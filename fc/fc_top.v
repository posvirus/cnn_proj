==> flow/design.v <==
module fc_top(
	input wire clk,
	input wire rst_n,
	input wire valid_i,
	input wire [9*8-1:0] data_in,
	input wire [9*8-1:0] weight1,
	input wire [9*8-1:0] weight2,
	input wire [31:0] bias,
	output reg valid_o,
	output reg [7:0] data1_o,
	output reg [7:0] data2_o
);
parameter M0 = 4'd11;  
parameter n = 15;  
reg [9*8-1:0] weight1_inst;
reg [9*8-1:0] weight2_inst;
reg [32-1:0]  bias_inst;
wire signed [7:0] input_div [8:0];
wire signed [7:0] weight1_div [8:0];
wire signed [7:0] weight2_div [8:0];
wire signed [15:0] bias1;
wire signed [15:0] bias2;
reg       fc_en;
reg [3:0] cnt;
reg [5:0] num_cnt;
reg pe_en;
reg bias_en;
reg flush;
reg signed [7:0] pe_data;
reg signed [7:0] pe_weight1;
reg signed [7:0] pe_weight2;
wire signed [31:0] data_o_1,data_o_2;
reg signed [35:0] data_big_1, data_big_2;
genvar input_allo;
generate for (input_allo=0; input_allo<9; input_allo=input_allo+1)
	begin: INPUT_ALLOCATION
		assign input_div[input_allo] = data_in[(input_allo+1)*8 -1-:8];	
	end
endgenerate
genvar weight_allo;
generate for (weight_allo=0; weight_allo<9; weight_allo=weight_allo+1)
	begin: WEIGHT_ALLOCATION
		assign weight1_div[weight_allo] = weight1_inst[(weight_allo+1)*8 -1-:8];	
		assign weight2_div[weight_allo] = weight2_inst[(weight_allo+1)*8 -1-:8];	
	end
endgenerate
assign bias1 = bias_inst[15:0];
assign bias2 = bias_inst[31:16];
always @(posedge clk or negedge rst_n) begin
	if (!rst_n)
		weight1_inst <= 0;
	else if (valid_i)
		weight1_inst <= weight1;
end
always @(posedge clk or negedge rst_n) begin
	if (!rst_n)
		weight2_inst <= 0;
	else if (valid_i)
		weight2_inst <= weight2;
end
always @(posedge clk or negedge rst_n) begin
	if (!rst_n)
		bias_inst <= 0;
	else if (valid_i)
		bias_inst <= bias;
end
always @(posedge clk or negedge rst_n) begin
	if (!rst_n)
		fc_en <= 1'b0;
	else if (valid_i)
		fc_en <= 1'b1;
	else if (cnt == 4'd11)
		fc_en <= 1'b0;
end
always @(posedge clk or negedge rst_n) begin
	if (!rst_n)
		cnt <= 0;
	else if (cnt == 4'd12)
		cnt <= 0;
	else if (valid_i | fc_en)
		cnt <= cnt + 1'b1;
end
always @(posedge clk or negedge rst_n) begin
	if (!rst_n)
		num_cnt <= 0;
	else if (num_cnt == 6'd32 && valid_i)
		num_cnt <= 6'd1;
	else if (valid_i)
		num_cnt <= num_cnt + 1'b1;
end
always @(posedge clk or negedge rst_n) begin
	if (!rst_n)
		pe_en <= 1'b0;
	else if ((cnt>= 5'd1) && (cnt<= 5'd9))
		pe_en <= 1'b1;
	else 
		pe_en <= 1'b0;
end
always @(posedge clk or negedge rst_n) begin
	if (!rst_n)
		bias_en <= 1'b0;
	else if ((cnt== 5'd10) && (num_cnt == 6'd1))
		bias_en <= 1'b1;
	else 
		bias_en <= 1'b0;
end
always @(posedge clk or negedge rst_n) begin
	if (!rst_n)
		flush <= 1'b0;
	else if ((cnt== 5'd1) && (num_cnt == 6'd1))
		flush <= 1'b1;
	else 
		flush <= 1'b0;
end
always @(*) begin
	if ((cnt>= 5'd1) && (cnt<= 5'd9))
		pe_data = input_div[cnt-1];
	else
		pe_data = 0;
end
always @(*) begin
	if ((cnt>= 5'd1) && (cnt<= 5'd9))
		pe_weight1 = weight1_div[cnt-1];
	else
		pe_weight1 = 0;
end
always @(*) begin
	if ((cnt>= 5'd1) && (cnt<= 5'd9))
		pe_weight2 = weight2_div[cnt-1];
	else
		pe_weight2 = 0;
end
pe_fc u_pe_fc1(
	.clk(clk),
	.rst_n(rst_n),
	.data_i(pe_data),
	.weight_i(pe_weight1),
	.bias_i(bias1),
	.en(pe_en),
	.bias_en(bias_en),
	.flush(flush),
	.data_o(data_o_1)
);
pe_fc u_pe_fc2(
	.clk(clk),
	.rst_n(rst_n),
	.data_i(pe_data),
	.weight_i(pe_weight2),
	.bias_i(bias2),
	.en(pe_en),
	.bias_en(bias_en),
	.flush(flush),
	.data_o(data_o_2)
);
always @(posedge clk or negedge rst_n) begin
	if (!rst_n)
		data_big_1 <= 0;
	else
		data_big_1 <= data_o_1 * M0;
end
always @(posedge clk or negedge rst_n) begin
	if (!rst_n)
		data_big_2 <= 0;
	else
		data_big_2 <= data_o_2 * M0;
end
always@(posedge clk or negedge rst_n) begin  
	if(!rst_n)
		data1_o <= 0;
	else if((cnt== 5'd12) && (num_cnt == 6'd32)) begin
		if (data_big_1[35])
			data1_o <= (data_big_1[35:22]==15'b111111111111111)?8'h80:data_big_1[22:15];
		else 
			data1_o <= data_big_1[35:22]?8'h7f:data_big_1[22:15];
	end
end
always@(posedge clk or negedge rst_n) begin  
	if(!rst_n)
		data2_o <= 0;
	else if((cnt== 5'd12) && (num_cnt == 6'd32)) begin
		if (data_big_2[35])
			data2_o <= (data_big_2[35:22]!=15'b111111111111111)?8'h80:data_big_2[22:15];
		else 
			data2_o <= data_big_2[35:22]?8'h7f:data_big_2[22:15];
	end
end
always@(posedge clk or negedge rst_n) begin
	if(!rst_n)
		valid_o <= 1'b0;
	else if (valid_o)
		valid_o <= 1'b0;
	else if ((cnt== 5'd11) && (num_cnt == 6'd32))
		valid_o <= 1'b1;
end
endmodule 
module pe_fc(
		input clk,
		input rst_n,
		input signed [7:0] data_i,
		input signed [7:0] weight_i,
		input signed [15:0] bias_i,
		input en,
		input bias_en,
		input flush,
		output reg signed [31:0] data_o
);
reg signed [15:0] mul;
reg signed [15:0] add;    
always @(posedge clk or negedge rst_n) begin
	if (!rst_n)
		mul <= 0;
	else 
		mul <= data_i * weight_i;
end
always @(*) begin
	if (en)
		add = mul;
	else if (bias_en)
		add = bias_i;
	else
		add = 0;
end
always @(posedge clk or negedge rst_n) begin
	if (!rst_n)
		data_o <= 0;
	else if (flush)
		data_o <= mul;
	else 
		data_o <= data_o + add;
end
endmodule
Tool chain data of fc_top --
The steps from the RTL of fc_top to its reports follow in flow order. Line numbers count from 1 in the design file above. Cell names lack the library's common part. Not given: --
Set-up: design top fc_top, clock port clk, standard-cell library sky130hd, timing corner tt_025C_1v80

After elaboration --
Counts by Yosys on the flattened word-level netlist (proc, flatten, opt, wreduce). Print and check cells are left out. Cells with the same type and inputs are merged into one.
Word-level totals: register bits 375, bits of input ports 251, output and inout port bits 17
Operators by class: add/sub/neg operators 5, $mul 4, order comparisons 2, equal/unequal tests 14, mux-type cells 27, bitwise logic cells 1, reduce/logical cells 12
Operator list (number):
- 32-bit by 4-bit multiplier with 36-bit output (second input constant) | 2
- 8-bit by 8-bit multiplier with 16-bit output | 2
- 8-bit case mux with 9-bit select | 3
- 32-bit by 16-bit adder with 32-bit output | 2
- 32-bit 2-to-1 mux | 2
- 16-bit 2-to-1 mux | 4
- 8-bit 2-to-1 mux | 7
- 14-bit nonzero test | 2
- 4-bit by 3-bit == test with 1-bit output (second input constant) | 4
- 4-bit == test (second input constant) | 4
- 6-bit 2-to-1 mux | 2
- 4-bit by 1-bit == test with 1-bit output (second input constant) | 2
- 4-bit by 2-bit == test with 1-bit output (second input constant) | 2
- 4-bit 2-to-1 mux | 2
- 1-bit 2-to-1 mux | 7
- 1-bit logical AND | 6
- 2-bit nonzero test | 3
- 6-bit by 1-bit adder with 6-bit output (second input constant) | 1
- 6-bit by 1-bit == test with 1-bit output (second input constant) | 1
- 6-bit == test (second input constant) | 1
- 4-bit by 1-bit adder with 4-bit output (second input constant) | 1
- 4-bit by 1-bit subtractor with 4-bit output (second input constant) | 1
- 4-bit by 1-bit >= comparator with 1-bit output (second input constant) | 1
- 4-bit less-or-equal comparator (second input constant) | 1
- 4-bit zero test | 1
- 1-bit bitwise OR | 1

Logic depth --
Yosys ltp: most cells in a row. Word level: on the elaborated netlist, between registers, memories and ports. Mapped: between sequential cells and ports; inverters and the memories' decode and read muxes count.
Logic depth: depth after elaboration 5, ABC_AREA 0, depth in mapped cells 31, depth with buffers taken out 27

Netlist --
The flow's flattened synthesis, as Yosys stat reports it; memories are mapped. The netlist is that of the ABC_AREA named above (0 if unset); the other value can give another one. The area totals of this step are shown rounded.
Mapped netlist: cells in the netlist 2929, mapped area 28150 sq um, sequential part of the area 8633 sq um, mapped flip-flops 345
Cell types (number):
- dfrtp_1 | 345
- fa_1 | 169
- ha_1 | 260
- mux2_2 | 182
- inv_1 | 486
- a21oi_1 | 186
- xnor2_1 | 83
- o21ai_0 | 111
- nor3_1 | 110
- a21o_1 | 68
- nand2_1 | 122
- nor2_1 | 107
- a22oi_1 | 48
- clkbuf_1 | 91
- xor2_1 | 36
- a22o_1 | 33
- nand3_1 | 56
- a222oi_1 | 26
Not listed: further types 52, cells in them 410. By module: a second synthesis without flattening, with its own total; a netlist apart from the flattened one above.
Second synthesis, totals: cell total of the unflattened synthesis 2674, area (unflattened synthesis) 26970 sq um
Rows give one instance, submodules left out.
Modules:
- fc_top | instances 1, cells 1406, area 15430 sq um, seq. area 6231 sq um
- pe_fc | instances 2, cells 634, area 5771 sq um, seq. area 1201 sq um

Path before layout --
OpenSTA on the mapped netlist: ideal clock, no wires. The path of least setup slack (recovery checks aside). Input and output delay are each 20% of the period. Register names are those of the netlist, which keeps one name where synthesis merged equal registers.
Timing path post-synthesis: path kind input-to-reg, start point input port data_in[39], end point register u_pe_fc1.mul[14], period 10600 ps, input delay 2120 ps, data arrival time 7065 ps, required time 10484 ps, slack 3419 ps, path delay 5061 ps, stages 24, path buffers 1, period reached after synthesis 7181 ps
"path delay" is the arrival time less input delay plus setup time. "stages": output pins that drive a net of the path, with the launching flip-flop's if there is one; two outputs of one cell count as two. "period reached after synthesis" = period - worst setup slack (recovery checks aside). The figure is calculated, with input and output delays left at 20% of the set period. The rows between start and end are the longest chain of elaborated cells between them; the timing report does not say that the signal goes this way. Where chains are equally long, one stands for them. A line is the first line of the expression or statement that the cell stems from. Yosys adds cells for indexed reads and writes and turns some case tables into memories.
Between the ends, post-synthesis: cells stage by stage a22oi_1 > nand2_1 > a221oi_1 > a21oi_1 > a221o_1 > nand2_1 > clkbuf_1 > nor4_1 > fa_1 > inv_1 > fa_1 > inv_1 > fa_1 > inv_1 > fa_1 > inv_1 > ha_1 > o21ai_0 > a21boi_0 > o21ai_0 > a21boi_0 > o21ai_0 > nand2_1 > o311ai_0, cells in the longest elaborated chain 3, elaborated cells between the ends (all ways) 3
RTL lines, path post-synthesis:
- start, declared | RTL line 5 | input wire [9*8-1:0] data_in,
- 8-bit case mux with 9-bit select | RTL line 117 | pe_data = input_div[cnt-1];
- 8-bit 2-to-1 mux | RTL line 116 | if ((cnt>= 5'd1) && (cnt<= 5'd9))
- 8-bit by 8-bit multiplier with 16-bit output | RTL line 213 | mul <= data_i * weight_i;
- end, assigned | RTL line 211 | mul <= 0;
- end, assigned | RTL line 213
- end, declared | RTL line 207 | reg signed [15:0] mul;

Timing after layout --
From the final timing report of run 1: the path of least setup slack in the routed layout; clock arrival at registers is part of the times. The path's times are printed in steps of 10 ps; the period is the one set.
Timing path post-layout: path kind reg-to-reg, start point register cnt[1], end point register u_pe_fc1.mul[15], period 6140 ps, data arrival time 7150 ps, required time 6700 ps, slack -450 ps, stages 27, path buffers 7
The rows between start and end are the longest chain of elaborated cells between them; the timing report does not say that the signal goes this way. Where chains are equally long, one stands for them. A register here has more assigning lines than the two given.
Between the ends, post-layout: cells stage by stage dfrtp_2 > buf_12 > or3_4 > buf_4 > a211oi_2 > o21a_2 > buf_4 > buf_4 > a222oi_1 > nand3_1 > a211oi_4 > nand2b_4 > buf_12 > buf_4 > or3_1 > fa_1 > fa_1 > fa_1 > fa_1 > inv_2 > ha_4 > buf_6 > a21oi_4 > o21ai_2 > a41o_1 > o41ai_2 > xnor2_1, cells in the longest elaborated chain 5, elaborated cells between the ends (all ways) 18
RTL lines, path post-layout:
- start, declared | RTL line 24 | reg [3:0] cnt;
- start, assigned | RTL line 77 | cnt <= 0;
- start, assigned | RTL line 81 | cnt <= cnt + 1'b1;
- 4-bit by 1-bit subtractor with 4-bit output | RTL line 117 | pe_data = input_div[cnt-1];
- 4-bit == test | RTL line 117
- 8-bit case mux with 9-bit select | RTL line 117
- 8-bit 2-to-1 mux | RTL line 116 | if ((cnt>= 5'd1) && (cnt<= 5'd9))
- 8-bit by 8-bit multiplier with 16-bit output | RTL line 213 | mul <= data_i * weight_i;
- end, assigned | RTL line 211 | mul <= 0;
- end, assigned | RTL line 213
- end, declared | RTL line 207 | reg signed [15:0] mul;

Hand-over note for fc_top

Record of 2 stored runs of the RTL-to-layout flow on fc_top, platform sky130hd. The runs are unordered. Constraints: input delay and output delay 20% of the set period each, output load 0.01 pF.
"time on the worst setup path" = time allowed to the worst setup path (clock period - input delay - output delay, where it has them) - its slack; a late launch clock adds to it, a late capture clock takes from it.
"time on the worst setup path" is given in steps of 10 ps.
The measured numbers are rounded.

* Run 1 | settings: period_ns 6.14; CORE_UTILIZATION 17; PLACE_DENSITY_LB_ADDON 0.04; CELL_PAD_IN_SITES_DETAIL_PLACEMENT 2; TNS_END_PERCENT 35; GPL_ROUTABILITY_DRIVEN 1; CTS_CLUSTER_DIAMETER 201; CAP_MARGIN 5; SLEW_MARGIN 40; MAX_ROUTING_LAYER met5; CORE_MARGIN 2 | results: synthesized cell area 28150 sq um; overall die area 168900 sq um; utilization 0.234; worst setup slack after layout -447 ps; summed negative setup slack -3735 ps; worst hold slack 476 ps; time on the worst setup path 6590 ps; kind of the worst setup path reg-to-reg
* Run 2 | settings: period_ns 8.64; CORE_UTILIZATION 54; CELL_PAD_IN_SITES_DETAIL_PLACEMENT 2; GPL_TIMING_DRIVEN 0; GPL_ROUTABILITY_DRIVEN 1; CTS_CLUSTER_DIAMETER 363; CAP_MARGIN 20; CORE_MARGIN 2; SLEW_MARGIN 20 | unfinished; error DPL-0033 in placement

End of note.
