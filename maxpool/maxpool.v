==> flow/design.v <==
module maxpool(
  input wire  clk,
  input wire  rst_n,
  input wire            maxpool_valid_i, 
  input wire [36*8-1:0] maxpool_input,  
  output reg            maxpool_valid_o,  
  output reg [9*8-1 :0] maxpool_output  
);
reg [4:0] cnt;
reg maxpool_en;
reg [7:0] data1;
reg [7:0] data2;
reg [7:0] data3;
reg [7:0] data4;
reg [7:0] data5;
reg [7:0] data6;
wire [7:0] input_div [36-1:0];
genvar input_allo;
generate for (input_allo=0; input_allo<36;input_allo=input_allo+1)
	begin: INPUT_ALLOCATION
		assign input_div[input_allo] = maxpool_input[(input_allo+1)*8 -1-:8];
	end
endgenerate
always @(posedge clk or negedge rst_n) begin
	if (!rst_n)
		maxpool_en <= 1'b0;
	else if (cnt == 5'd16)
		maxpool_en <= 1'b0;
	else if (maxpool_valid_i)
		maxpool_en <= 1'b1;
end
always @(posedge clk or negedge rst_n) begin
	if (!rst_n) 
		cnt <= 0;
	else if (cnt == 5'd17)
		cnt <= 0;
	else if (maxpool_valid_i | maxpool_en)
		cnt <= cnt + 1'b1;
end
always @(posedge clk or negedge rst_n) begin
	if (!rst_n)
		data1 <= 0;
	else if ((cnt>=5'd0) && (cnt<=5'd8))
		data1 <= input_div[cnt*4];
end
always @(posedge clk or negedge rst_n) begin
	if (!rst_n)
		data2 <= 0;
	else if ((cnt>=5'd0) && (cnt<=5'd8))
		data2 <= input_div[cnt*4+1];
end
always @(posedge clk or negedge rst_n) begin
	if (!rst_n)
		data3 <= 0;
	else if ((cnt>=5'd0) && (cnt<=5'd8))
		data3 <= input_div[cnt*4+2];
end
always @(posedge clk or negedge rst_n) begin
	if (!rst_n)
		data4 <= 0;
	else if ((cnt>=5'd0) && (cnt<=5'd8))
		data4 <= input_div[cnt*4+3];
end
always @(posedge clk or negedge rst_n) begin
	if (!rst_n)
		data5 <= 0;
	else if (maxpool_en) begin
		if (data1 < data2)
			data5 <= data2;
		else
			data5 <= data1;
	end
end
always @(posedge clk or negedge rst_n) begin
	if (!rst_n)
		data6 <= 0;
	else if (maxpool_en) begin
		if (data3 < data4)
			data6 <= data4;
		else
			data6 <= data3;
	end
end
always @(posedge clk or negedge rst_n) begin
	if (!rst_n)
		maxpool_output <= 0;
	else if ((cnt>=5'd2) && (cnt<=5'd10)) begin
		if (data5 < data6)
			maxpool_output[(cnt-1)*8 -1-:8] <= data6;
		else 
			maxpool_output[(cnt-1)*8 -1-:8] <= data5;
	end
end
always @(posedge clk or negedge rst_n) begin
	if (!rst_n)
		maxpool_valid_o <= 1'b0;
	else if (maxpool_valid_o)
		maxpool_valid_o <= 1'b0;
	else if (cnt == 5'd12)
		maxpool_valid_o <= 1'b1;
end
endmodule
## Step by step through the tools: maxpool

The steps from the RTL of maxpool to its reports follow in flow order.
Lines are those of the file above, counted from 1.
Operators carry their Yosys type and port widths (W data, S select, Z words).
Library cell names are shortened.
Not given: --

| inputs | value |
|---|---|
| top module | maxpool |
| clock | clk |
| standard-cell library | sky130hd |
| library corner | tt_025C_1v80 |

## After elaboration

Counts by Yosys on the flattened word-level netlist (proc, flatten, opt, wreduce; memories kept). Register bits leave out memories and registers merged into their read ports (data or address). Print and check cells are left out. Cells with the same type and inputs are merged into one.

| operators by class | value |
|---|---|
| add/subtract/negate cells | 9 |
| $lt $le $gt $ge | 7 |
| eq/ne operators | 116 |
| shifts and indexed selects | 3 |
| muxes and demuxes | 13 |
| bitwise operators | 5 |
| reductions and logical operators | 8 |

Operator list:

| operator | number |
|---|---|
| $pmux W8 S36 | 3 |
| $eq A6 B5 Y1 const B | 48 |
| $eq A6 B4 Y1 const B | 24 |
| $or A72 B72 Y72 | 2 |
| $shift A8 B33 Y72 | 2 |
| $eq A6 B3 Y1 const B | 12 |
| $eq A6 B6 Y1 const B | 12 |
| $and A72 B72 Y72 | 1 |
| $not A72 Y72 | 1 |
| $shift A8 B33 Y72 const A | 1 |
| $pmux W8 S9 | 1 |
| $mux W72 | 1 |
| $eq A6 B2 Y1 const B | 6 |
| $neg A32 Y33 | 1 |
| $logic_not A6 Y1 | 4 |
| $lt A8 B8 Y1 | 3 |
| $eq A6 B1 Y1 const B | 3 |
| $eq A4 B3 Y1 const B | 4 |
| $mux W8 | 2 |
| $sub A11 B5 Y12 const B | 1 |
| $add A6 B2 Y6 const B | 2 |
| $add A10 B2 Y11 const B | 1 |
| $le A5 B4 Y1 const B | 2 |
| $eq A5 B5 Y1 const B | 2 |
| $sub A9 B2 Y10 const B | 1 |
| $mux W5 | 2 |
| $eq A4 B2 Y1 const B | 2 |
| $sub A5 B1 Y6 const B | 1 |

Not listed: further kinds 11, cells in them 16.

| bit counts | value |
|---|---|
| register bits after elaboration | 127 |
| bits of input ports | 291 |
| output and inout bits | 73 |
| elaborated cells | 171 |

## Depth

Longest topological path by Yosys (ltp), each cell counted once; first at word level (registers and memories cut), then after technology mapping (sequential cells cut; the memories' decode and read muxes count).

| depth | value |
|---|---|
| depth after elaboration | 10 |
| ABC_AREA | 1 |
| mapped depth | 27 |
| gate-level depth less buffers | 26 |

## After synthesis

Yosys stat after the flow's synthesis: flattened, memories mapped to cells. It holds for the ABC_AREA given above (unset counts as 0); a run with the other value may have another netlist.

Cell types:

| cell | number | area in all (um2) |
|---|---|---|
| dfrtp_1 | 127 | 3.18E+03 |
| nand2_1 | 266 | 998.458 |
| nor2_1 | 167 | 626.851 |
| inv_1 | 140 | 525.504 |
| ha_1 | 33 | 412.896 |
| a221oi_1 | 34 | 297.786 |
| a22o_1 | 28 | 245.235 |
| nand4_1 | 30 | 187.68 |
| nor3_1 | 37 | 185.178 |
| a31oi_1 | 23 | 143.888 |
| a21oi_1 | 26 | 130.125 |
| clkbuf_1 | 33 | 123.869 |
| o21ai_0 | 23 | 115.11 |
| nand2_2 | 16 | 100.096 |
| a211oi_1 | 13 | 97.594 |
| nand3_1 | 19 | 95.091 |
| o211ai_1 | 12 | 90.086 |
| nor2_4 | 7 | 78.826 |

Other cell types: 27; their cells: 93.

| mapped netlist | value |
|---|---|
| cell count | 1127 |
| synthesis area | 0.008378 mm2 |
| area of sequential cells | 0.003178 mm2 |
| mapped flip-flops | 127 |
| buffer cells | 46 |

## Path before layout

Path of least setup slack by OpenSTA after synthesis, without wires, with an ideal clock, recovery checks aside; 20% of the period is set as input and as output delay. Where synthesis merged equal registers, the netlist keeps one of their names.

| path after synthesis | value |
|---|---|
| kind | flip-flop to flip-flop |
| start point | register cnt[0] |
| end point | register maxpool_output[39] |
| period | 5150 ps |
| setup time | 118 ps |
| launch time at the first pin | 0 ps |
| arrival | 3368 ps |
| data required time | 5032 ps |
| path slack | 1664 ps |
| delay of the path | 3486 ps |
| driving pins on the path | 24 |
| buffers on the path | 1 |
| period reached after synthesis | 3486 ps |

"delay of the path" is the arrival time less input delay plus setup time.
"driving pins on the path" counts driving pins, that of a launching flip-flop among them; a cell with two outputs on the path counts twice.
"period reached after synthesis" is the clock period less the worst setup slack; recovery checks do not enter. This is arithmetic on one report: input and output delays are still those of the set period (20% each).
The rows between start and end are the longest chain of elaborated cells between them; the timing report does not say that the signal goes this way. Where chains are equally long, one stands for them.
Each line given opens the expression or statement behind the cell; cells for indexed reads and writes are added by Yosys, which also makes memories of some case tables.
A register here has more assigning lines than the two given.
Where a signal picks the word or bit written, the line may be left out of the assigning lines.

| on the way, after synthesis | value |
|---|---|
| cell sequence | dfrtp_1 inv_2 ha_1 inv_1 nand2_2 nand2_2 nand2_2 inv_1 nand3_2 nand2_1 inv_1 ha_1 or2_2 nor3b_1 nand2_1 nand2_2 nand3_4 nor2_8 nand2_4 nor2_4 nand2_2 buf_6 nor2_1 nor2_1 |
| cells in the longest elaborated chain | 10 |
| elaborated cells on any way between the ends | 16 |
| those cells by class | add/sub (5); compare (2); shift (3); mux (1); logic (4); reduce/logical (1) |

Ends and longest elaborated chain, after synthesis:

| item | RTL line | source |
|---|---|---|
| from (decl) | 9 | `reg [4:0] cnt;` |
| from (assign) | 34 | `cnt <= 0;` |
| from (assign) | 38 | `cnt <= cnt + 1'b1;` |
| $sub A5 B1 Y6 | 91 | `maxpool_output[(cnt-1)*8 -1-:8] <= data5;` |
| $sub A9 B2 Y10 | 91 |  |
| $add A10 B2 Y11 | 91 |  |
| $sub A11 B5 Y12 | 91 |  |
| $neg A32 Y33 | 91 |  |
| $shift A8 B33 Y72 | 91 |  |
| $not A72 Y72 | 91 |  |
| $and A72 B72 Y72 | 91 |  |
| $or A72 B72 Y72 | 91 |  |
| $mux W72 | 88 | `if (data5 < data6)` |
| to (assign) | 86 | `maxpool_output <= 0;` |
| to (decl) | 7 | `output reg [9*8-1 :0] maxpool_output` |

Top module maxpool; platform sky130hd; tools Yosys and OpenROAD; 2 stored runs in no particular order. Input and output delays are each 20% of the period that was set; the output load is 0.01 pF.

## Run 1

==> flow/run.sh <==
#!/bin/bash
# the make line also repeats the synthesis and layout settings of config.mk as NAME=value (left out here)
make -C /OpenROAD-flow-scripts/flow DESIGN_CONFIG=/design/flow/config.mk WORK_HOME=/design/flow/orfs CLKGATE_MAP_FILE= finish
==> flow/config.mk <==
export PLATFORM = sky130hd
export DESIGN_NAME = maxpool
export DESIGN_NICKNAME = maxpool
export VERILOG_FILES = /design/flow/design.v
export SDC_FILE = /design/flow/constraint.sdc
export NUM_CORES = 4
export LEC_CHECK = 0
export ABC_AREA = 1
export CAP_MARGIN = 20
export CELL_PAD_IN_SITES_DETAIL_PLACEMENT = 2
export CELL_PAD_IN_SITES_GLOBAL_PLACEMENT = 1
export CORE_MARGIN = 4
export CORE_UTILIZATION = 45
export MIN_ROUTING_LAYER = met1
export PLACE_DENSITY_LB_ADDON = 0.24
export SLEW_MARGIN = 20
==> flow/constraint.sdc <==
create_clock -name core_clock -period 6.08 [get_ports {clk}]
set_input_delay 1.2160 -clock core_clock [delete_from_list [all_inputs] [get_ports {clk}]]
set_output_delay 1.2160 -clock core_clock [all_outputs]
set_load 0.01 [all_outputs]

Run 1: did not finish, placement stopped with DPL-0033

## Run 2

==> flow/run.sh <==
#!/bin/bash
# the make line also repeats the synthesis and layout settings of config.mk as NAME=value (left out here)
make -C /OpenROAD-flow-scripts/flow DESIGN_CONFIG=/design/flow/config.mk WORK_HOME=/design/flow/orfs CLKGATE_MAP_FILE= finish
==> flow/config.mk <==
export PLATFORM = sky130hd
export DESIGN_NAME = maxpool
export DESIGN_NICKNAME = maxpool
export VERILOG_FILES = /design/flow/design.v
export SDC_FILE = /design/flow/constraint.sdc
export NUM_CORES = 4
export LEC_CHECK = 0
export CAP_MARGIN = 25
export CORE_ASPECT_RATIO = 1.6
export CORE_MARGIN = 2
export CORE_UTILIZATION = 72
export CTS_CLUSTER_DIAMETER = 118
export PLACE_DENSITY_LB_ADDON = 0.06
export SETUP_SLACK_MARGIN = 0.92
export SLEW_MARGIN = 25
export TNS_END_PERCENT = 30
==> flow/constraint.sdc <==
create_clock -name core_clock -period 4.28 [get_ports {clk}]
set_input_delay 0.8560 -clock core_clock [delete_from_list [all_inputs] [get_ports {clk}]]
set_output_delay 0.8560 -clock core_clock [all_outputs]
set_load 0.01 [all_outputs]

Run 2: did not finish, placement stopped with FLW-0024
